==> flow/design.v <==
module BIOS
( 
 input clk, interruptionProcess, MemRead, MemWrite,
 input [15:0] instruction_imm,
 input [31:0] Read_Data1, Read_Data2, Last_addr,
 output reg [15:0] immediate
); 
 reg [31:0] Base_addr, mem_addr;
 initial
 begin
	Base_addr <= 32'd0;
	mem_addr <= 32'd0;
 end
 always @(negedge clk)
 begin
	if (interruptionProcess) begin
		Base_addr <= Read_Data1;
		mem_addr <= Read_Data2+32'd16;
	end
	if ({MemRead, MemWrite} > 2'd0) immediate = instruction_imm + mem_addr[15:0];
	else immediate = instruction_imm;
 end
endmodule
== Reports on BIOS ==
Tool output for the design above, in the order of the flow.
Line numbers count from 1 in the design file above.
A cell with -- has no value.
Set-up
  top: BIOS
  clock input: clk
  library: sky130hd
  corner: tt_025C_1v80

== Word-level counts ==
Counts by Yosys on the flattened word-level netlist (proc, flatten, opt, wreduce; memories kept). Register bits leave out memories and registers merged into their read ports (data or address); mux counts leave out enables and synchronous resets folded into registers. Print and check cells are left out. Cells with the same type and inputs are merged into one.
Bit counts
  register bits after elaboration: 32
  input bits: 116
Operators by class
  $add $sub $neg: 2
  mux-type cells: 1
  $lt $le $gt $ge: 1
Operators with widths (count)
  16-bit adder: 1
  16-bit by 5-bit adder with 16-bit output with constant B: 1
  16-bit 2-to-1 mux: 1
  2-bit by 1-bit > comparator with 1-bit output with constant B: 1

== Longest topological paths ==
Yosys ltp: most cells in a row. Word level: on the elaborated netlist, between registers, memories and ports. Mapped: between sequential cells and ports; inverters and the memories' decode and read muxes count.
Logic depth
  word-level depth: 2
  ABC_AREA: 0
  gate-level depth with buffers: 8
  gate-level depth less buffers: 8

== Mapped cells and area ==
Source: synth_stat.txt of the flow (Yosys; design flattened, memories mapped). It holds for the ABC_AREA given above (unset counts as 0); a run with the other value may have another netlist.
Cells by type
  sky130_fd_sc_hd__edfxtp_1: count 16, area in all 480.461 um^2
  sky130_fd_sc_hd__dfxtp_1: count 16, area in all 320.307 um^2
  sky130_fd_sc_hd__ha_1: count 16, area in all 200.192 um^2
  sky130_fd_sc_hd__xnor2_1: count 12, area in all 105.101 um^2
  sky130_fd_sc_hd__a21oi_1: count 19, area in all 95.091 um^2
  sky130_fd_sc_hd__nand2_1: count 23, area in all 86.333 um^2
  sky130_fd_sc_hd__xor2_1: count 9, area in all 78.826 um^2
  sky130_fd_sc_hd__nor2_1: count 17, area in all 63.811 um^2
  sky130_fd_sc_hd__a21o_1: count 6, area in all 45.043 um^2
  sky130_fd_sc_hd__o21ai_0: count 8, area in all 40.038 um^2
  sky130_fd_sc_hd__nand3_1: count 6, area in all 30.029 um^2
  sky130_fd_sc_hd__inv_1: count 6, area in all 22.522 um^2
  sky130_fd_sc_hd__o211ai_1: count 3, area in all 22.522 um^2
  sky130_fd_sc_hd__fa_1: count 1, area in all 20.019 um^2
  sky130_fd_sc_hd__nand4_1: count 3, area in all 18.768 um^2
  sky130_fd_sc_hd__a21oi_2: count 2, area in all 17.517 um^2
  sky130_fd_sc_hd__o2111ai_1: count 2, area in all 17.517 um^2
  sky130_fd_sc_hd__a311oi_2: count 1, area in all 15.014 um^2
Other cell types: 21; their cells: 28.
Mapped netlist
  sequential part of the area: 800.8 um^2
  mapped cells: 194
  flip-flops: 32
  synthesis area: 1880.6 um^2

Hand-over note for BIOS

Measured results for BIOS: 2 stored runs of the Yosys and OpenROAD flow on sky130hd. The settings differ; the order carries no meaning. The constraints put input and output delay at 20% of the set period each and load the outputs with 0.01 pF.
"power" rests on the timing tool's default activity at the inputs, not on a simulated workload.
[flow run 1] settings: period_ns=10.8, CORE_UTILIZATION=25, SETUP_SLACK_MARGIN=1.76, PLACE_DENSITY_LB_ADDON=0.24, CORE_ASPECT_RATIO=1.2, TNS_END_PERCENT=60, CTS_CLUSTER_DIAMETER=84, SLEW_MARGIN=0, MIN_ROUTING_LAYER=met2, MAX_ROUTING_LAYER=met5, CAP_MARGIN=20, CORE_MARGIN=2
[flow run 1] result: chip area after synthesis (Yosys) 1880.6 um^2, die area 8235.2 um^2, standard-cell area of the final layout 2859.0 um^2, utilization 39.3%, worst setup slack after layout 1825 ps, power 0.0004141 W
[flow run 2] settings: period_ns=9.15, CORE_UTILIZATION=18, SETUP_SLACK_MARGIN=1.93, PLACE_DENSITY_LB_ADDON=0.14, HOLD_SLACK_MARGIN=0.1, CELL_PAD_IN_SITES_GLOBAL_PLACEMENT=2, CELL_PAD_IN_SITES_DETAIL_PLACEMENT=0, ABC_AREA=0, GPL_TIMING_DRIVEN=1, CTS_CLUSTER_DIAMETER=137, CAP_MARGIN=40, CORE_MARGIN=2, SLEW_MARGIN=20
[flow run 2] result: chip area after synthesis (Yosys) 1880.6 um^2, die area 11281.6 um^2, standard-cell area of the final layout 3261.9 um^2, utilization 31.9%, worst setup slack after layout 1358 ps, power 0.0005882 W

End of note.
