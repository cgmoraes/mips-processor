==> flow/design.v <==
module IO
(	
  input clk, reset, Input, Output, Halt, Enter,
  input [9:0] sw, 
  input [31:0] output_num, 
  output [31:0] Input_Data,
  output reg [6:0] Hex0, Hex1, Hex2, Hex3, Hex4, Hex5, Hex6, Hex7
);
  task BCD;
	input [3:0] value;
	output [6:0] display;
	case (value)
		0: display <= 7'b1000000;
		1: display <= 7'b1111001;
		2: display <= 7'b0100100;
		3: display <= 7'b0110000;
		4: display <= 7'b0011001;
		5: display <= 7'b0010010;
		6: display <= 7'b0000010;
		7: display <= 7'b1111000;
		8: display <= 7'b0000000;
		9: display <= 7'b0010000;
		10: display <= 7'b0001000;
		11: display <= 7'b0000011;
		12: display <= 7'b1000110;
		13: display <= 7'b0100001;
		14: display <= 7'b0000110;
		15: display <= 7'b0001110;
		default: display <= 7'b1111111;
	endcase
  endtask
  always @ (posedge clk or posedge reset or posedge Halt)
  begin
	if(reset) begin
		Hex0 <= 7'b0111111;
		Hex1 <= 7'b0111111;
		Hex2 <= 7'b0111111;
		Hex3 <= 7'b0111111;
		Hex4 <= 7'b0111111;
		Hex5 <= 7'b0111111;
		Hex6 <= 7'b0111111;
		Hex7 <= 7'b0111111;
	end else if(Halt) begin
		Hex0 <= 7'b0100001;
		Hex1 <= 7'b0101011;
		Hex2 <= 7'b0000110;
		Hex3 <= 7'b1111111;
		Hex4 <= 7'b1111111;
		Hex5 <= 7'b1111111;
		Hex6 <= 7'b1111111;
		Hex7 <= 7'b1111111;
	end else if(Output && !Input) begin
		BCD(output_num%10, Hex0);
		BCD((output_num%100)/10, Hex1);
		BCD((output_num%1000)/100, Hex2);
		BCD((output_num%10000)/1000, Hex3);
		BCD((output_num%100000)/10000, Hex4);
		BCD((output_num%1000000)/100000, Hex5);
		Hex6 <= 7'b1100011;
		Hex7 <= 7'b1000000;
	end else if(!Output && Input)begin
		BCD(Input_Data%10, Hex0);
		BCD((Input_Data%100)/10, Hex1);
		BCD((Input_Data%1000)/100, Hex2);
		BCD((Input_Data%10000)/1000, Hex3);
		BCD((Input_Data%100000)/10000, Hex4);
		BCD((Input_Data%1000000)/100000, Hex5);
		Hex6 <= 7'b0101011;
		Hex7 <= 7'b1111001;
	end else begin
		Hex0 <= 7'b0111111;
		Hex1 <= 7'b0111111;
		Hex2 <= 7'b0111111;
		Hex3 <= 7'b0111111;
		Hex4 <= 7'b0111111;
		Hex5 <= 7'b0111111;
		Hex6 <= 7'b0111111;
		Hex7 <= 7'b1111111;
	end
  end
  assign Input_Data = {22'b0,sw};
endmodule
**Tool chain data of IO**

The steps from the RTL of IO to its reports follow in flow order.
Line numbers count from 1 in the design file above.
The mark n/a stands for no value.

- Top: IO
- Clock input: clk
- Library: sky130hd
- Library corner: tt_025C_1v80

**After elaboration**

Counts by Yosys on the flattened word-level netlist (proc, flatten, opt, wreduce; memories kept). Register bits leave out memories and registers merged into their read ports (data or address); mux counts leave out enables and synchronous resets folded into registers. Print and check cells are left out. Cells with the same type and inputs are merged into one.

- Reductions and logical operators: 4
- Mux-type cells: 31

Operators with widths:

| operator | count |
|---|---|
| 2-to-1 mux 7 bit | 25 |
| 2-to-1 mux 6 bit | 3 |
| 2-to-1 mux 3 bit | 2 |
| 2-to-1 mux 5 bit | 1 |
| logical AND 1 bit | 2 |
| logical NOT 1 bit | 2 |

- Output and inout port bits: 88
- Bits in registers: 56

**Longest topological paths**

Longest topological path by Yosys (ltp), each cell counted once; first at word level (registers and memories cut), then after technology mapping (sequential cells cut; the memories' decode and read muxes count).

- Depth after elaboration: 4
- ABC_AREA: 0
- Depth in mapped cells: 3

**Synthesis result**

Yosys stat after the flow's synthesis: flattened, memories mapped to cells. It holds for the ABC_AREA given above (unset counts as 0); a run with the other value may have another netlist.
Totals and module areas in this step are rounded.

- Sequential part of the area: 182.7 sq um
- Flip-flop cells: 6
- Cell count: 97
- Chip area (Yosys): 852.1 sq um

Cells by type:

| cell | count |
|---|---|
| sky130_fd_sc_hd__buf_4 | 82 |
| sky130_fd_sc_hd__dfbbp_1 | 4 |
| sky130_fd_sc_hd__dfstp_2 | 2 |
| sky130_fd_sc_hd__ha_1 | 2 |
| sky130_fd_sc_hd__inv_1 | 3 |
| sky130_fd_sc_hd__conb_1 | 2 |
| sky130_fd_sc_hd__nand2b_1 | 1 |
| sky130_fd_sc_hd__nor2_1 | 1 |

**Timing after synthesis**

Path of least setup slack by OpenSTA after synthesis, without wires, with an ideal clock, recovery checks aside; 20% of the period is set as input and as output delay. Where synthesis merged equal registers, the netlist keeps one of their names.

- Path kind: register -> output
- Start point: register (no name shown)
- End point: output port Hex0[2]
- Output delay: 394 ps
- Time at the first pin: 0 ps
- Path delay: 845 ps
- Arrival: 845 ps
- Path slack: 731 ps
- Stages: 2
- Data required time: 1576 ps
- Period: 1970 ps
- Synthesis period reached: 1239 ps

"path delay" is the arrival time less input delay plus setup time.
A path that ends at an output port has no setup time.
"stages" counts driving pins, that of a launching flip-flop among them; a cell with two outputs on the path counts twice.
"synthesis period reached" is the clock period less the worst setup slack; recovery checks do not enter. This is arithmetic on one report: input and output delays are still those of the set period (20% each).

- Cell sequence: sky130_fd_sc_hd__dfbbp_1 > sky130_fd_sc_hd__buf_4

RTL lines, path post-synthesis:

| element | line | text |
|---|---|---|
| end: declaration | 7 | `output reg [6:0] Hex0, Hex1, Hex2, Hex3, Hex4, Hex5, Hex6, Hex7` |

Chain of elaborated cells between the ends: none given.

**Timing after layout**

Path of least setup slack in the final report of run A (OpenROAD, finished layout, wires in). Where an end is a register, its clock arrival counts in the times.
The report prints the path's times to 10 ps; the period is as set.

- Path kind: register -> output
- Start point: register (no name shown)
- End point: output port Hex0[3]
- Arrival: 1120 ps
- Path slack: -350 ps
- Stages: 4
- Period: 954 ps
- Data required time: 760 ps
- Time at the first pin: 210 ps
- Output delay: 190 ps

- Cell sequence: sky130_fd_sc_hd__dfbbp_1 > sky130_fd_sc_hd__buf_6 > sky130_fd_sc_hd__buf_4 > sky130_fd_sc_hd__buf_6

RTL lines, path post-layout:

| element | line | text |
|---|---|---|
| end: declaration | 7 | `output reg [6:0] Hex0, Hex1, Hex2, Hex3, Hex4, Hex5, Hex6, Hex7` |

Chain of elaborated cells between the ends: none given.

Data sheet: physical implementation of IO

Stored flow runs of IO (2 of them; Yosys, OpenROAD, sky130hd). They differ in their settings and are not a sequence. Constraints: input delay and output delay 20% of the set period each, output load 0.01 pF.
"power consumption" is the tool's figure for a default switching activity; nothing was simulated.
Values from the reports are rounded here.

### Run A

Settings: `period_ns=0.954`, `CORE_UTILIZATION=23`, `PLACE_DENSITY_LB_ADDON=0.28`, `CORE_ASPECT_RATIO=1.68`, `CELL_PAD_IN_SITES_DETAIL_PLACEMENT=2`, `ABC_AREA=0`, `GPL_TIMING_DRIVEN=0`, `SLEW_MARGIN=40`, `MAX_ROUTING_LAYER=met5`, `CAP_MARGIN=20`, `CORE_MARGIN=2`

- Chip area in the Yosys report: 852.1 sq um
- Die area: 4224 sq um
- Standard-cell area of the final layout: 1599 sq um
- Worst setup slack after layout: -352 ps
- Power consumption: 1.369 mW

### Run B

Settings: `period_ns=1.45`, `CORE_UTILIZATION=19`, `SETUP_SLACK_MARGIN=0.43`, `PLACE_DENSITY_LB_ADDON=0.14`, `HOLD_SLACK_MARGIN=-0.01`, `CORE_ASPECT_RATIO=1.2`, `CELL_PAD_IN_SITES_GLOBAL_PLACEMENT=1`, `CELL_PAD_IN_SITES_DETAIL_PLACEMENT=2`, `GPL_TIMING_DRIVEN=1`, `GPL_ROUTABILITY_DRIVEN=0`, `CTS_CLUSTER_SIZE=41`, `CTS_CLUSTER_DIAMETER=296`, `CAP_MARGIN=0`, `CORE_MARGIN=2`, `SLEW_MARGIN=20`

- Chip area in the Yosys report: 852.1 sq um
- Die area: 5038 sq um
- Standard-cell area of the final layout: 834.5 sq um
- Worst setup slack after layout: 139 ps
- Power consumption: 0.6709 mW
